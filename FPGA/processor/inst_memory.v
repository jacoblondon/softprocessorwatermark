==> flow/design.v <==
`timescale 1ns / 1ps
module InstructionMemory(inst, pc, clk);
input clk;
input  [31:0] pc;
output [31:0] inst;
reg    [31:0] inst;
reg [31:0] memdata [127:0];
initial begin
    memdata[0] = 32'b00000001110011100111000000100010;
    memdata[1] = 32'b00000001111011110111100000100010;
    memdata[2] = 32'b00000000000011001000001000000010;
    memdata[3] = 32'b00000000000011011000101000000010;
    memdata[4] = 32'b00000010000100011010100000100000;
    memdata[5] = 32'b00000000000101011010100001000010;
    memdata[6] = 32'b00000000000101011010101000000000;
    memdata[7] = 32'b00000001110101010111000000100101;
    memdata[8] = 32'b00000001100100111000000000100100;
    memdata[9] = 32'b00000000000100001000000100000010;
    memdata[10] = 32'b00000001101100111000100000100100;
    memdata[11] = 32'b00000000000100011000100100000010;
    memdata[12] = 32'b00000010000100011010100000100000;
    memdata[13] = 32'b00000000000101011010100001000010;
    memdata[14] = 32'b00000000000101011010100100000000;
    memdata[15] = 32'b00000001110101010111000000100101;
    memdata[16] = 32'b00000001100101001000000000100100;
    memdata[17] = 32'b00000001101101001000100000100100;
    memdata[18] = 32'b00000010000100011010100000100000;
    memdata[19] = 32'b00000000000101011010100001000010;
    memdata[20] = 32'b00000001110101010111000000100101;
    memdata[21] = 32'b00000001111010010111100000100000;
    memdata[22] = 32'b00010010110010001111111111111111;
    memdata[23] = 32'b00010101000010011111111111101000;
    memdata[24] = 32'b00000000000000000000000000000000;
end
always @(posedge clk) begin
    inst = memdata[pc];
end
endmodule
[Reports on InstructionMemory]
Tool output for the design above, in the order of the flow.
Lines are those of the file above, counted from 1.
Cell names lack the library's common part.
The mark - stands for no value.
Design
  top module: InstructionMemory
  clock: clk
  cell library: sky130hd
  corner: tt_025C_1v80

[After elaboration]
Yosys after proc, flatten, opt, wreduce and memory -nomap, before mapping. Enables and synchronous resets that opt folds into registers are not counted as muxes. Memory bits, and registers merged into a memory's read port (data or address), are not among the register bits. Print and check cells are not counted. Equal cells are merged and count once.
Yosys's memory passes give these memory sizes; they may raise the number of words (mostly to a power of two), join words into wider ones and drop unused or constant bits.
Bit counts
  register bits after elaboration: 32
  bits in read-only memories: 3584
  clocked read ports x word width: 28
  memory cells: 1
  input bits: 33
  output and inout port bits: 32
  elaborated cells: 2
Memories
  memdata: words 128, width 28, read ports 1, write ports 0, RTL line 7  | reg [31:0] memdata [127:0];

[Logic depth]
Longest topological path by Yosys (ltp), each cell counted once; first at word level (registers and memories cut), then after technology mapping (sequential cells cut; the memories' decode and read muxes count).
Depth
  depth in word-level cells: 0
  ABC_AREA: 0
  mapped depth: 6
  depth with buffers taken out: 5

[After synthesis]
The flow's flattened synthesis, as Yosys stat reports it; memories are mapped. The netlist is that of the ABC_AREA named above (0 if unset); the other value can give another one.
Mapped netlist
  cells in the netlist: 130
  synthesis area: 1209.9 sq um
  sequential area: 480.5 sq um
  mapped flip-flops: 24
  buffers: 18
Cells by type
  dfxtp_1: count 24, total area 480.461 sq um
  ha_1: count 8, total area 100.096 sq um
  buf_4: count 11, total area 82.579 sq um
  a21oi_1: count 10, total area 50.048 sq um
  mux2_2: count 4, total area 45.043 sq um
  o21ai_0: count 8, total area 40.038 sq um
  a211oi_1: count 5, total area 37.536 sq um
  buf_6: count 3, total area 33.782 sq um
  nor2b_1: count 5, total area 31.28 sq um
  nor3b_1: count 4, total area 30.029 sq um
  nor2_1: count 6, total area 22.522 sq um
  nor3_1: count 4, total area 20.019 sq um
  nand2_1: count 5, total area 18.768 sq um
  o22ai_1: count 3, total area 18.768 sq um
  a211o_1: count 2, total area 17.517 sq um
  a21o_1: count 2, total area 15.014 sq um
  buf_2: count 3, total area 15.014 sq um
  inv_1: count 4, total area 15.014 sq um
Not listed: further types 17, cells in them 19.

[Timing after synthesis]
OpenSTA on the mapped netlist: ideal clock, no wires. The path of least setup slack (recovery checks aside). Input and output delay are each 20% of the period. Register names are those of the netlist, which keeps one name where synthesis merged equal registers.
Path after synthesis
  path kind: in2reg
  start point: input pc[0]
  end point: register (name not given)
  period: 2.79 ns
  external input delay: 0.558 ns
  library setup time: 0.086 ns
  launch time at the first pin: 0.558 ns
  arrival: 1.461 ns
  data required time: 2.704 ns
  slack: 1.243 ns
  path delay: 0.989 ns
  stages: 6
  buffers on the path: 1
  synthesis period reached: 1.547 ns
"path delay" is the arrival time less input delay plus setup time.
"stages" counts driving pins, that of a launching flip-flop among them; a cell with two outputs on the path counts twice.
"synthesis period reached" is the clock period less the worst setup slack; recovery checks do not enter. This is arithmetic on one report: input and output delays are still those of the set period (20% each).
On the way, after synthesis
  cells stage by stage: buf_2 inv_1 ha_1 nand2_1 a21o_1 a211oi_1
Ends and longest elaborated chain, after synthesis
  start, declared: RTL line 4  | input  [31:0] pc;
No chain of elaborated cells between the ends is given.

[Path in the finished layout]
From the final timing report of job 2: the path of least setup slack in the routed layout; clock arrival at registers is part of the times.
Path after layout
  path kind: in2reg
  start point: input pc[2]
  end point: register (name not given)
  period: 2.38 ns
  external input delay: 0.48 ns
  library setup time: 0.10 ns
  launch time at the first pin: 0.48 ns
  arrival: 2.21 ns
  data required time: 2.59 ns
  slack: 0.38 ns
  stages: 4
  buffers on the path: 2
On the way, after layout
  cells stage by stage: clkdlybuf4s50_1 buf_4 mux2_2 o21ai_0
Ends and longest elaborated chain, after layout
  start, declared: RTL line 4  | input  [31:0] pc;
No chain of elaborated cells between the ends is given.

InstructionMemory through Yosys and OpenROAD on sky130hd: 2 stored runs, unordered, with their settings and measured results. The constraints put input and output delay at 20% of the set period each and load the outputs with 0.01 pF.
"achieved clock period" means the clock period less the worst setup slack. The figure is calculated, with input and output delays left at 20% of the set period.
"worst setup path time": the worst setup path's part of the clock period (all of it between registers, 20% less for each end at a port) less its slack. A launch clock that arrives late makes it longer, a capture clock that arrives late makes it shorter.
"power" is the tool's figure for a default switching activity; nothing was simulated.

Job 1
==> flow/run.sh <==
#!/bin/bash
# the make line also repeats the synthesis and layout settings of config.mk as NAME=value (left out here)
make -C /OpenROAD-flow-scripts/flow DESIGN_CONFIG=/design/flow/config.mk WORK_HOME=/design/flow/orfs CLKGATE_MAP_FILE= finish
==> flow/config.mk <==
export PLATFORM = sky130hd
export DESIGN_NAME = InstructionMemory
export DESIGN_NICKNAME = InstructionMemory
export VERILOG_FILES = /design/flow/design.v
export SDC_FILE = /design/flow/constraint.sdc
export NUM_CORES = 4
export LEC_CHECK = 0
export CAP_MARGIN = 20
export CORE_MARGIN = 2
export CORE_UTILIZATION = 64
export SLEW_MARGIN = 20
==> flow/constraint.sdc <==
create_clock -name core_clock -period 1.35 [get_ports {clk}]
set_input_delay 0.2700 -clock core_clock [delete_from_list [all_inputs] [get_ports {clk}]]
set_output_delay 0.2700 -clock core_clock [all_outputs]
set_load 0.01 [all_outputs]

==> results of job 1 <==
did not finish, clock tree synthesis stopped with DPL-0033

Job 2
==> flow/run.sh <==
#!/bin/bash
# the make line also repeats the synthesis and layout settings of config.mk as NAME=value (left out here)
make -C /OpenROAD-flow-scripts/flow DESIGN_CONFIG=/design/flow/config.mk WORK_HOME=/design/flow/orfs CLKGATE_MAP_FILE= finish
==> flow/config.mk <==
export PLATFORM = sky130hd
export DESIGN_NAME = InstructionMemory
export DESIGN_NICKNAME = InstructionMemory
export VERILOG_FILES = /design/flow/design.v
export SDC_FILE = /design/flow/constraint.sdc
export NUM_CORES = 4
export LEC_CHECK = 0
export CAP_MARGIN = 0
export CORE_ASPECT_RATIO = 0.59
export CORE_MARGIN = 8
export CORE_UTILIZATION = 70
export MAX_ROUTING_LAYER = met4
export PLACE_DENSITY_LB_ADDON = 0.06
export SETUP_SLACK_MARGIN = 0.34
export SLEW_MARGIN = 20
==> flow/constraint.sdc <==
create_clock -name core_clock -period 2.38 [get_ports {clk}]
set_input_delay 0.4760 -clock core_clock [delete_from_list [all_inputs] [get_ports {clk}]]
set_output_delay 0.4760 -clock core_clock [all_outputs]
set_load 0.01 [all_outputs]

==> results of job 2 <==
chip area after synthesis (Yosys): 1,209.9 sq um
die area: 3,361.4 sq um
standard-cell area of the final layout: 1,529.0 sq um
utilization: 0.949
worst setup slack after layout: 0.380 ns
total negative slack: 0.000 ns
worst hold slack: 0.865 ns
power: 0.8707 mW
achieved clock period: 2.000 ns
worst setup path time: 1.52 ns
worst setup path kind: in2reg
