==> flow/design.v <==
`timescale 1ns / 1ps
module RegisterFile(rw, addr1, addr2, out1, out2, addr3, data3, clk, regout, imagein, waterin, waiting, done);
input rw;            
input [4:0] addr1;   
input [4:0] addr2;   
output [31:0] out1;  
output [31:0] out2;  
input [4:0] addr3;   
input [31:0] data3;  
input clk;
input waiting;
output done;
(* keep = "true"*) (*s = "true" *) reg [31:0] regmem [31:0];
output [31:0] regout;
assign regout = regmem[14];  
input [11:0] imagein;
input [11:0] waterin;
reg [31:0] temp_image_pix;
reg [31:0] temp_water_pix;
reg [31:0] out1_temp;
reg [31:0] out2_temp;
initial begin
    regmem[0]  = 32'b00000000000000000000000000000000;
    regmem[1]  = 32'b00000000000000000000000000000000;
    regmem[2]  = 32'b00000000000000000000000000000000;
    regmem[3]  = 32'b00000000000000000000000000000000;
    regmem[4]  = 32'b00000000000000000000000000000000;
    regmem[5]  = 32'b00000000000000000000000000000000;
    regmem[6]  = 32'b00000000000000000000000000000000;
    regmem[7]  = 32'b00000000000000000000000000000000;
    regmem[8]  = 32'b00000000000000000000000000000000;   
    regmem[9]  = 32'b00000000000000000000000000000001;   
    regmem[10] = 32'b00000000000000000000111111111111;   
    regmem[11] = 32'b00000000000000000000000000000000;   
    regmem[12] = 32'b00000000000000000000000000000000;   
    regmem[13] = 32'b00000000000000000000000000000000;   
    regmem[14] = 32'b00000000000000000000000000000000;   
    regmem[15] = 32'b00000000000000000000000000000000;   
    regmem[16] = 32'b00000000000000000000000000000000;   
    regmem[17] = 32'b00000000000000000000000000000000;   
    regmem[18] = 32'b00000000000000000000000000000000;   
    regmem[19] = 32'b00000000000000000000000011110000;   
    regmem[20] = 32'b00000000000000000000000000001111;   
    regmem[21] = 32'b00000000000000000000000000000000;   
    regmem[22] = 32'b00000000000000000000000000000000;   
    regmem[23] = 32'b00000000000000000000000000000000;
    regmem[24] = 32'b00000000000000000000000000000000;
    regmem[25] = 32'b00000000000000000000000000000000;
    regmem[26] = 32'b00000000000000000000000000000000;
    regmem[27] = 32'b00000000000000000000000000000000;
    regmem[28] = 32'b00000000000000000000000000000000;
    regmem[29] = 32'b00000000000000000000000000000000;
    regmem[30] = 32'b00000000000000000000000000000000;
    regmem[31] = 32'b00000000000000000000000000000000;
end
always @(posedge clk) begin
    if(rw == 1'b1) begin
        regmem[addr3] = data3;
    end
    regmem[12][11:0] = imagein;
    regmem[13][11:0] = waterin;
    regmem[22][0] = waiting;
end
assign out1 = regmem[addr1];
assign out2 = regmem[addr2];
assign done = regmem[15][0];
endmodule
From RTL to reports: RegisterFile
The steps from the RTL of RegisterFile to its reports follow in flow order. Lines are those of the file above, counted from 1. Operators carry their Yosys type and port widths (W data, S select, Z words). Library cell names are shortened. Not given: n/a

Top module: RegisterFile. Clock input: clk. Standard-cell library: sky130hd. Timing corner: tt_025C_1v80.

After elaboration
Yosys after proc, flatten, opt, wreduce and memory -nomap, before mapping. Enables and synchronous resets that opt folds into registers are not counted as muxes. Memory bits, and registers merged into a memory's read port (data or address), are not among the register bits. Print and check cells are not counted. Equal cells are merged and count once. Memory sizes are those after Yosys's memory passes, which may raise the word count (mostly to a power of two), join words into wider ones and drop unused or constant bits.

Under register bits after elaboration stands 0. RAM bits: 1024. The entry for memories kept reads 1. The figure for bits of input ports is 74. The figure for elaborated cells is 4.

Memories: regmem (words 32, bits a word 32, RTL line 13) `(* keep = "true"*) (*s = "true" *) reg [31:0] regmem [31:0];`.

Multiplexer cells: 3.

Operators with widths (number): $mux W32 (1); $mux W5 (1); $mux W1 (1).

Logic depth
Yosys ltp: most cells in a row. Word level: on the elaborated netlist, between registers, memories and ports. Mapped: between sequential cells and ports; inverters and the memories' decode and read muxes count.

Depth after elaboration: 1. Under ABC_AREA stands 1. The figure for gate-level depth with buffers is 12.

After synthesis
Yosys stat after the flow's synthesis: flattened, memories mapped to cells. It holds for the ABC_AREA given above (unset counts as 0); a run with the other value may have another netlist.

Cell types (number): edfxtp_1 (999); nand2_1 (2880); nand3_1 (1548); buf_6 (121); buf_2 (189); dfxtp_1 (25); buf_4 (58); clkbuf_1 (41); nor2_1 (32); buf_1 (26); inv_1 (9); inv_8 (2); buf_8 (1); inv_2 (4).

The entry for cell count reads 5935. The entry for cell area after synthesis reads 52258.9 um^2. For sequential area the number is 30499.3 um^2. Flip-flops: 1024. The figure for buffer cells is 436.

Timing after synthesis
Source: OpenSTA report_checks on the synthesized netlist (no wires, ideal clock, input and output delay 20% of the period each), path of least setup slack; recovery checks are left aside. Register names are those of the netlist, which keeps one name where synthesis merged equal registers.

Kind: in2reg. Start: input port addr3[0]. End: memory regmem[0][0]. The entry for period reads 3.88 ns. The entry for external input delay reads 0.776 ns. For library setup time the number is 0.421 ns. Time at the first pin: 0.776 ns. The figure for arrival is 2.432 ns. The entry for required time reads 3.459 ns. The entry for path slack reads 1.027 ns. The entry for delay of the path reads 2.077 ns. Stages: 3. The figure for period reached after synthesis is 2.853 ns.

"delay of the path" is the arrival time less input delay plus setup time. "stages": output pins that drive a net of the path, with the launching flip-flop's if there is one; two outputs of one cell count as two. "period reached after synthesis" is the clock period less the worst setup slack; recovery checks do not enter. This is arithmetic on one report: input and output delays are still those of the set period (20% each). Between the ends stands the longest chain of elaborated cells between them, by number of cells; it is not shown to be the way that was timed. Of several equally long chains one is given. A line is the first line of the expression or statement that the cell stems from. Yosys adds cells for indexed reads and writes and turns some case tables into memories.

Cells stage by stage: inv_1 nand3_1 nor2_1. The figure for length of the longest elaborated chain is 1.

RTL lines, path post-synthesis: start: declaration (RTL line 8) `input [4:0] addr3;`; $mux W5 (RTL line 57) `if(rw == 1'b1) begin`; end: declaration (RTL line 13) `(* keep = "true"*) (*s = "true" *) reg [31:0] regmem [31:0];`.

Worst path after layout
From the final timing report of stored run 2: the path of least setup slack in the routed layout; clock arrival at registers is part of the times.

Kind: in2out. Start: input port addr1[1]. End: output port out1[30]. The entry for period reads 5.78 ns. The entry for external input delay reads 1.16 ns. Output delay: 1.16 ns. Time at the first pin: 1.16 ns. The figure for arrival is 3.82 ns. The entry for required time reads 4.62 ns. The entry for path slack reads 0.80 ns. Stages: 12.

Between the ends stands the longest chain of elaborated cells between them, by number of cells; it is not shown to be the way that was timed. Of several equally long chains one is given. A memory read counts as a cell of the chain, while the word-level depth stops at memories.

Cells stage by stage: buf_8 inv_8 buf_12 buf_4 nand3_1 nand3_1 nand2_1 nand2_1 nand2_1 nand2_1 nand2_1 clkdlybuf4s50_1. The figure for length of the longest elaborated chain is 1.

RTL lines, path after layout: start: declaration (RTL line 4) `input [4:0] addr1;`; $mem_v2 Z32 W32 (RTL line 13) `(* keep = "true"*) (*s = "true" *) reg [31:0] regmem [31:0];`; end: declaration (RTL line 6) `output [31:0] out1;`.

Add stored flow runs of RegisterFile

Measured data: module RegisterFile, platform sky130hd, 2 stored runs of the flow under differing settings, order arbitrary. Input and output delays are each 20% of the period that was set; the output load is 0.01 pF. "clock period achieved" is the run's clock period less its worst setup slack. It is reckoned from that one timing run; input and output delays stay at 20% of the period that was set. "time on the worst setup path" means the part of the period allowed to the worst setup path (the constraints hold back 20% at inputs and 20% at outputs) less its slack; where the path has registers, the arrival times of their clocks count too. By "total design power" is meant OpenSTA's value without simulated activity: inputs other than the clock are taken to toggle once in ten clock periods, and the tool carries that through the logic.

Files of stored run 1:
==> flow/run.sh <==
#!/bin/bash
# the make line also repeats the synthesis and layout settings of config.mk as NAME=value (left out here)
make -C /OpenROAD-flow-scripts/flow DESIGN_CONFIG=/design/flow/config.mk WORK_HOME=/design/flow/orfs CLKGATE_MAP_FILE= finish
==> flow/config.mk <==
export PLATFORM = sky130hd
export DESIGN_NAME = RegisterFile
export DESIGN_NICKNAME = RegisterFile
export VERILOG_FILES = /design/flow/design.v
export SDC_FILE = /design/flow/constraint.sdc
export NUM_CORES = 4
export LEC_CHECK = 0
export CAP_MARGIN = 20
export CELL_PAD_IN_SITES_GLOBAL_PLACEMENT = 3
export CORE_ASPECT_RATIO = 0.51
export CORE_MARGIN = 3
export CORE_UTILIZATION = 64
export CTS_CLUSTER_DIAMETER = 47
export CTS_CLUSTER_SIZE = 46
export GPL_TIMING_DRIVEN = 0
export MAX_ROUTING_LAYER = met5
export PLACE_DENSITY = 0.85
export SLEW_MARGIN = 20
==> flow/constraint.sdc <==
create_clock -name core_clock -period 4.7 [get_ports {clk}]
set_input_delay 0.9400 -clock core_clock [delete_from_list [all_inputs] [get_ports {clk}]]
set_output_delay 0.9400 -clock core_clock [all_outputs]
set_load 0.01 [all_outputs]

Outcome of stored run 1: stopped before the end: placement reported GPL-0301.

Files of stored run 2:
==> flow/run.sh <==
#!/bin/bash
# the make line also repeats the synthesis and layout settings of config.mk as NAME=value (left out here)
make -C /OpenROAD-flow-scripts/flow DESIGN_CONFIG=/design/flow/config.mk WORK_HOME=/design/flow/orfs CLKGATE_MAP_FILE= finish
==> flow/config.mk <==
export PLATFORM = sky130hd
export DESIGN_NAME = RegisterFile
export DESIGN_NICKNAME = RegisterFile
export VERILOG_FILES = /design/flow/design.v
export SDC_FILE = /design/flow/constraint.sdc
export NUM_CORES = 4
export LEC_CHECK = 0
export ABC_AREA = 1
export CAP_MARGIN = 20
export CORE_MARGIN = 2
export CORE_UTILIZATION = 28
export CTS_CLUSTER_SIZE = 87
export GPL_ROUTABILITY_DRIVEN = 0
export PLACE_DENSITY_LB_ADDON = 0.2
export SLEW_MARGIN = 0
export TNS_END_PERCENT = 15
==> flow/constraint.sdc <==
create_clock -name core_clock -period 5.78 [get_ports {clk}]
set_input_delay 1.1560 -clock core_clock [delete_from_list [all_inputs] [get_ports {clk}]]
set_output_delay 1.1560 -clock core_clock [all_outputs]
set_load 0.01 [all_outputs]

Results of stored run 2. For the synthesis area the run shows 52258.9 um^2. The time on the worst setup path reads 2.66 ns. Class of the worst setup path: in2out. The final design utilization reads 0.325. The die area comes to 190109.0 um^2. The standard-cell area after layout is 60259.0 um^2. The worst setup slack after layout stands at 0.803 ns. The smallest hold slack comes to 0.839 ns. The total design power comes to 0.017712 W. The summed negative setup slack is 0.000 ns. The clock period achieved comes to 4.977 ns.
